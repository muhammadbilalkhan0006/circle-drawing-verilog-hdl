==> flow/design.v <==
module task3(
    input clk, 
    input rstn,
	 input unsigned [4:0] radius,
	 input [2:0] colour_inp,
	 input draw,
    output reg [7:0] vga_x, 
    output reg [6:0] vga_y,
	 output reg [2:0] vga_colour, 
    output reg vga_plot
	 );
	 reg [7:0] xc = 8'd80, x_off = 8'd0;
	 reg [6:0] yc = 7'd60, y_off = 7'd0;
	 reg clear_done = 1'b0;
	 reg signed [7:0] d = 8'd0;
	 reg [3:0] state, next_state;
	 parameter SETUP = 4'b1100, CLEAR = 4'b0000, IDLE = 4'b0001, START = 4'b1011, oct1 = 4'b0010, 
	           oct2 = 4'b0011,
	           oct3 = 4'b0100, oct4 = 4'b0101, oct5 = 4'b0110,
	           oct6 = 4'b1000, oct7 = 4'b1001, oct8 = 4'b1010;
	 always@(posedge clk or posedge rstn)
	 begin
	  if (rstn == 1'b1)
		  state <= SETUP;
	  else
	     state <= next_state;
    end
	 always@(*)
	 begin
	   case (state)
		SETUP: next_state = CLEAR;
		CLEAR: begin if (clear_done == 1'b1)
		         next_state = IDLE;
				 else
				   next_state = CLEAR; end
		IDLE: begin if (draw == 1'b0)
		          next_state = START;
			   else
				    next_state = IDLE;
				end
		START: next_state = oct1;
		oct1: next_state = oct2;
		oct2: next_state = oct3;
		oct3: next_state = oct4;
		oct4: next_state = oct5;
		oct5: next_state = oct6;
		oct6: next_state = oct7;
		oct7: next_state = oct8;
		oct8: begin
		       if (x_off > y_off)
				  next_state = IDLE;
				 else
				  next_state = oct1;
				end
	   default: next_state = SETUP;
		endcase
	 end
	 always@(posedge clk)
	 begin
	 case(state)
	 SETUP: begin
	           vga_x <= 0;
              vga_y <= 0;
              vga_plot <= 0;
				  vga_colour <= 3'b000;
				  clear_done <= 1'b0;
			  end
	 CLEAR: begin 
	         if (vga_x < 159) begin
                vga_x <= vga_x + 1'b1;
                vga_plot <= 1;
					 vga_colour <= 3'b000;
            end 
				else if (vga_y < 119) begin
                vga_y <= vga_y + 1'b1;
                vga_x <= 0;
                vga_plot <= 1;
					  end
			   else begin
				   clear_done <= 1'b1;
					end
            end
	 IDLE: begin clear_done <= 1'b0; 
	       end
	 START: begin
	         x_off <= 0;
				y_off <= {2'b00,radius};
				d <= 8'd3 - (8'd2*({3'b000,radius}));
				vga_colour <= colour_inp;
				vga_x <= 0;
            vga_y <= 0;
            vga_plot <= 0;
				end
	 oct1: begin
		       vga_x <= xc + x_off;
				 vga_y <= yc + y_off;
				 vga_plot <= 1'b1;
				 vga_colour <= colour_inp;
				end
		oct2: begin
		       vga_x <= xc - x_off;
				 vga_y <= yc + y_off;
				 vga_plot <= 1'b1;
				 vga_colour <= colour_inp;
				end
		oct3: begin
		       vga_x <= xc + x_off;
				 vga_y <= yc - y_off;
				 vga_plot <= 1'b1;
				 vga_colour <= colour_inp;
				end
		oct4: begin
		       vga_x <= xc - x_off;
				 vga_y <= yc - y_off;
				 vga_plot <= 1'b1;
				 vga_colour <= colour_inp;
				end
		oct5: begin
		       vga_x <= xc + y_off;
				 vga_y <= yc + x_off;
				 vga_plot <= 1'b1;
				 vga_colour <= colour_inp;
				end
		oct6: begin
		       vga_x <= xc - y_off;
				 vga_y <= yc + x_off;
				 vga_plot <= 1'b1;
				 vga_colour <= colour_inp;
				end
		oct7: begin
		       vga_x <= xc + y_off;
				 vga_y <= yc - x_off;
				 vga_plot <= 1'b1;
				 vga_colour <= colour_inp;
				end
		oct8: begin
		       vga_x <= xc - y_off;
				 vga_y <= yc - x_off;
				 vga_plot <= 1'b1;
				 vga_colour <= colour_inp;
				 x_off <= x_off + 1'b1;
				 if (d[7] == 1'b1)
				   d <= d + ((8'b0000100)*(x_off + 1'b1)) + 8'b00000110;
				 else
				   begin
					 d <= d + ((8'b0000100)*((x_off + 1'b1) - y_off)) + 8'b00001100;
					 y_off <= y_off - 7'd1;
					end		 
				end
		endcase
	 end
endmodule
-- Tool chain data of task3
What the tools print for task3, step after step.
Lines are those of the file above, counted from 1.
Library cell names are shortened.
The mark n/a stands for no value.
- top: task3
- clock port: clk
- cell library: sky130hd
- corner: tt_025C_1v80

-- Word-level counts
Counts by Yosys on the flattened word-level netlist (proc, flatten, opt, wreduce; memories kept). Register bits leave out memories and registers merged into their read ports (data or address). Print and check cells are left out. Cells with the same type and inputs are merged into one.
- noted $add $sub $neg: 18
- order comparisons: 3
- equality and inequality tests: 17
- mux-type cells at 23
- noted reductions and logical operators: 25
- operator list (operator ; count):
    case mux 4 bit (select 12 bit) ; 1
    case mux 8 bit (select 6 bit) ; 1
    case mux 7 bit (select 6 bit) ; 1
    case mux 8 bit (select 2 bit) ; 2
    2-to-1 mux 8 bit ; 3
    2-to-1 mux 7 bit ; 3
    OR reduction 2 bit ; 10
    equality test 4 bit with constant B ; 5
    adder 8 x 1 -> 8 bit with constant B ; 2
    adder 8 bit ; 2
    adder 6 x 7 -> 7 bit with constant A ; 2
    subtractor 6 x 7 -> 7 bit with constant A ; 2
    case mux 7 bit (select 2 bit) ; 1
    equality test 4 x 3 -> 1 bit with constant B ; 3
    nonzero test 6 bit ; 2
    != test 2 bit with constant B ; 5
    OR reduction 9 bit ; 1
    case mux 3 bit (select 3 bit) ; 1
    AND reduction 2 bit ; 4
    equality test 4 x 2 -> 1 bit with constant B ; 2
    adder 7 x 7 -> 8 bit with constant A ; 1
    subtractor 7 x 7 -> 8 bit with constant A ; 1
    adder 7 x 8 -> 8 bit with constant A ; 1
    subtractor 7 x 8 -> 8 bit with constant A ; 1
    adder 8 x 3 -> 8 bit with constant B ; 1
    adder 8 x 4 -> 8 bit with constant B ; 1
    greater-than comparator 8 x 7 -> 1 bit ; 1
    < comparator 8 bit with constant B ; 1
Not listed: further kinds 18, cells in them 25.
- register bits at 47

-- Depth
Depth = most cells in a row (Yosys ltp): at word level without a register or memory, in the mapped netlist without a sequential cell, where the memories' decode and read muxes count.
- depth in word-level cells at 6
- ABC_AREA: 0
- mapped depth at 15
- noted depth with buffers taken out: 15

-- Synthesis result
Yosys stat after the flow's synthesis: flattened, memories mapped to cells. It holds for the ABC_AREA given above (unset counts as 0); a run with the other value may have another netlist.
Totals and module areas in this step are rounded.
- cell types (cell type ; count ; area in all (um^2)):
    edfxtp_1 ; 42 ; 1261.21
    ha_1 ; 40 ; 500.48
    xnor2_1 ; 38 ; 332.819
    dfrtp_1 ; 11 ; 275.264
    a21oi_1 ; 36 ; 180.173
    mux2i_1 ; 17 ; 170.163
    nor2_1 ; 37 ; 138.883
    inv_1 ; 34 ; 127.622
    xor2_1 ; 13 ; 113.859
    nand2_1 ; 29 ; 108.854
    nand3_1 ; 18 ; 90.086
    o21ai_0 ; 14 ; 70.067
    a21o_1 ; 8 ; 60.058
    fa_1 ; 3 ; 60.058
    and2_1 ; 9 ; 56.304
    nor2b_1 ; 8 ; 50.048
    clkbuf_1 ; 13 ; 48.797
    buf_6 ; 4 ; 45.043
Other cell types: 43; their cells: 84.
- mapped cells: 458
- noted cell area after synthesis: 4370 um^2
- flip-flops: 54
- noted buffers: 22

-- Timing after synthesis
Source: OpenSTA report_checks on the synthesized netlist (no wires, ideal clock, input and output delay 20% of the period each), path of least setup slack; recovery checks are left aside. Register names are those of the netlist, which keeps one name where synthesis merged equal registers.
- path kind: register to register
- start: register x_off[0]
- end: register d[7]
- noted period: 4.16 ns
- setup time: 0.274 ns
- arrival at 2.917 ns
- data required time at 3.886 ns
- setup slack at 0.968 ns
- delay of the path: 3.191 ns
- stages on the path at 15
- noted path buffers: 0
- synthesis period reached: 3.192 ns
"delay of the path" is the arrival time less input delay plus setup time.
"stages on the path" counts driving pins, that of a launching flip-flop among them; a cell with two outputs on the path counts twice.
"synthesis period reached" = period - worst setup slack (recovery checks aside). The figure is calculated, with input and output delays left at 20% of the set period.
The rows between start and end are the longest chain of elaborated cells between them; the timing report does not say that the signal goes this way. Where chains are equally long, one stands for them.
Each line given opens the expression or statement behind the cell; cells for indexed reads and writes are added by Yosys, which also makes memories of some case tables.
At most two assigning lines are given for a register; there are more.
- cells stage by stage: edfxtp_1 ha_1 inv_1 fa_1 ha_1 inv_1 ha_1 inv_1 fa_1 nand2b_1 a21oi_1 xnor2_1 xnor2_1 xnor2_1 a31oi_1
- cells in the longest elaborated chain at 6
- RTL lines, path after synthesis (item ; RTL line ; text):
    start: declaration ; 12 ; reg [7:0] xc = 8'd80, x_off = 8'd0;
    start: assignment ; 86 ; x_off <= 0;
    start: assignment ; 141 ; x_off <= x_off + 1'b1;
    adder 8 x 1 -> 8 bit ; 146 ; d <= d + ((8'b0000100)*((x_off + 1'b1) - y_off)) + 8'b00001100;
    subtractor 6 bit ; 146 ;
    adder 8 bit ; 146 ;
    adder 8 x 4 -> 8 bit ; 146 ;
    2-to-1 mux 8 bit ; 142 ; if (d[7] == 1'b1)
    case mux 8 bit (select 2 bit) ; 60 ; case(state)
    end: assignment ; 88 ; d <= 8'd3 - (8'd2*({3'b000,radius}));
    end: assignment ; 143 ; d <= d + ((8'b0000100)*(x_off + 1'b1)) + 8'b00000110;
    end: declaration ; 15 ; reg signed [7:0] d = 8'd0;

-- Path in the finished layout
Path of least setup slack in the final report of run 1 (OpenROAD, finished layout, wires in). Where an end is a register, its clock arrival counts in the times.
- path kind: register to register
- start: register x_off[1]
- end: register d[7]
- noted period: 4.03 ns
- setup time: 0.25 ns
- arrival at 3.58 ns
- data required time at 4.10 ns
- setup slack at 0.52 ns
- stages on the path at 15
- noted path buffers: 0
The rows between start and end are the longest chain of elaborated cells between them; the timing report does not say that the signal goes this way. Where chains are equally long, one stands for them.
At most two assigning lines are given for a register; there are more.
- cells stage by stage: edfxtp_1 ha_1 inv_1 fa_1 ha_1 inv_1 ha_1 inv_1 fa_1 nand2b_1 a21oi_1 xnor2_1 xnor2_1 xnor2_1 a31oi_1
- cells in the longest elaborated chain at 6
- RTL lines, path after layout (item ; RTL line ; text):
    start: declaration ; 12 ; reg [7:0] xc = 8'd80, x_off = 8'd0;
    start: assignment ; 86 ; x_off <= 0;
    start: assignment ; 141 ; x_off <= x_off + 1'b1;
    adder 8 x 1 -> 8 bit ; 146 ; d <= d + ((8'b0000100)*((x_off + 1'b1) - y_off)) + 8'b00001100;
    subtractor 6 bit ; 146 ;
    adder 8 bit ; 146 ;
    adder 8 x 4 -> 8 bit ; 146 ;
    2-to-1 mux 8 bit ; 142 ; if (d[7] == 1'b1)
    case mux 8 bit (select 2 bit) ; 60 ; case(state)
    end: assignment ; 88 ; d <= 8'd3 - (8'd2*({3'b000,radius}));
    end: assignment ; 143 ; d <= d + ((8'b0000100)*(x_off + 1'b1)) + 8'b00000110;
    end: declaration ; 15 ; reg signed [7:0] d = 8'd0;

Wiki page: task3 / flow data

Stored flow runs of task3 (2 of them; Yosys, OpenROAD, sky130hd). They differ in their settings and are not a sequence. Constraints: input delay and output delay 20% of the set period each, output load 0.01 pF.
"achieved period" is the run's clock period less its worst setup slack. It is reckoned from that one timing run; input and output delays stay at 20% of the period that was set.
"time used up by the worst setup path" = time allowed to the worst setup path (clock period - input delay - output delay, where it has them) - its slack; a late launch clock adds to it, a late capture clock takes from it.
The measured numbers are rounded.

Run 1

==> flow/run.sh <==
#!/bin/bash
# the make line also repeats the synthesis and layout settings of config.mk as NAME=value (left out here)
make -C /OpenROAD-flow-scripts/flow DESIGN_CONFIG=/design/flow/config.mk WORK_HOME=/design/flow/orfs CLKGATE_MAP_FILE= finish
==> flow/config.mk <==
export PLATFORM = sky130hd
export DESIGN_NAME = task3
export DESIGN_NICKNAME = task3
export VERILOG_FILES = /design/flow/design.v
export SDC_FILE = /design/flow/constraint.sdc
export NUM_CORES = 4
export LEC_CHECK = 0
export CAP_MARGIN = 20
export CORE_MARGIN = 2
export CORE_UTILIZATION = 54
export SLEW_MARGIN = 20
==> flow/constraint.sdc <==
create_clock -name core_clock -period 4.03 [get_ports {clk}]
set_input_delay 0.8060 -clock core_clock [delete_from_list [all_inputs] [get_ports {clk}]]
set_output_delay 0.8060 -clock core_clock [all_outputs]
set_load 0.01 [all_outputs]

Measured in run 1:
- mapped cell area after synthesis: 4370 um^2
- worst hold slack in the final report: 0.414 ns
- post-route utilization: 0.621
- total negative setup slack at 0.000 ns
- noted the standard-cell area after layout: 4820 um^2
- achieved period at 3.511 ns
- noted the time used up by the worst setup path: 3.51 ns
- worst setup path kind: register to register
- worst setup slack after layout at 0.519 ns
- noted the die outline area: 8830 um^2

Run 2

==> flow/run.sh <==
#!/bin/bash
# the make line also repeats the synthesis and layout settings of config.mk as NAME=value (left out here)
make -C /OpenROAD-flow-scripts/flow DESIGN_CONFIG=/design/flow/config.mk WORK_HOME=/design/flow/orfs CLKGATE_MAP_FILE= finish
==> flow/config.mk <==
export PLATFORM = sky130hd
export DESIGN_NAME = task3
export DESIGN_NICKNAME = task3
export VERILOG_FILES = /design/flow/design.v
export SDC_FILE = /design/flow/constraint.sdc
export NUM_CORES = 4
export LEC_CHECK = 0
export CAP_MARGIN = 20
export CELL_PAD_IN_SITES_GLOBAL_PLACEMENT = 3
export CORE_ASPECT_RATIO = 0.83
export CORE_MARGIN = 2
export CORE_UTILIZATION = 47
export CTS_CLUSTER_DIAMETER = 394
export MAX_ROUTING_LAYER = met4
export PLACE_DENSITY_LB_ADDON = 0.02
export SETUP_SLACK_MARGIN = 1.5
export SLEW_MARGIN = 5
export TNS_END_PERCENT = 15
==> flow/constraint.sdc <==
create_clock -name core_clock -period 5.66 [get_ports {clk}]
set_input_delay 1.1320 -clock core_clock [delete_from_list [all_inputs] [get_ports {clk}]]
set_output_delay 1.1320 -clock core_clock [all_outputs]
set_load 0.01 [all_outputs]

Measured in run 2:
- mapped cell area after synthesis: 4370 um^2
- worst hold slack in the final report: 0.407 ns
- post-route utilization: 0.524
- total negative setup slack at 0.000 ns
- noted the standard-cell area after layout: 4800 um^2
- achieved period at 3.601 ns
- noted the time used up by the worst setup path: 3.60 ns
- worst setup path kind: register to register
- worst setup slack after layout at 2.06 ns
- noted the die outline area: 10100 um^2
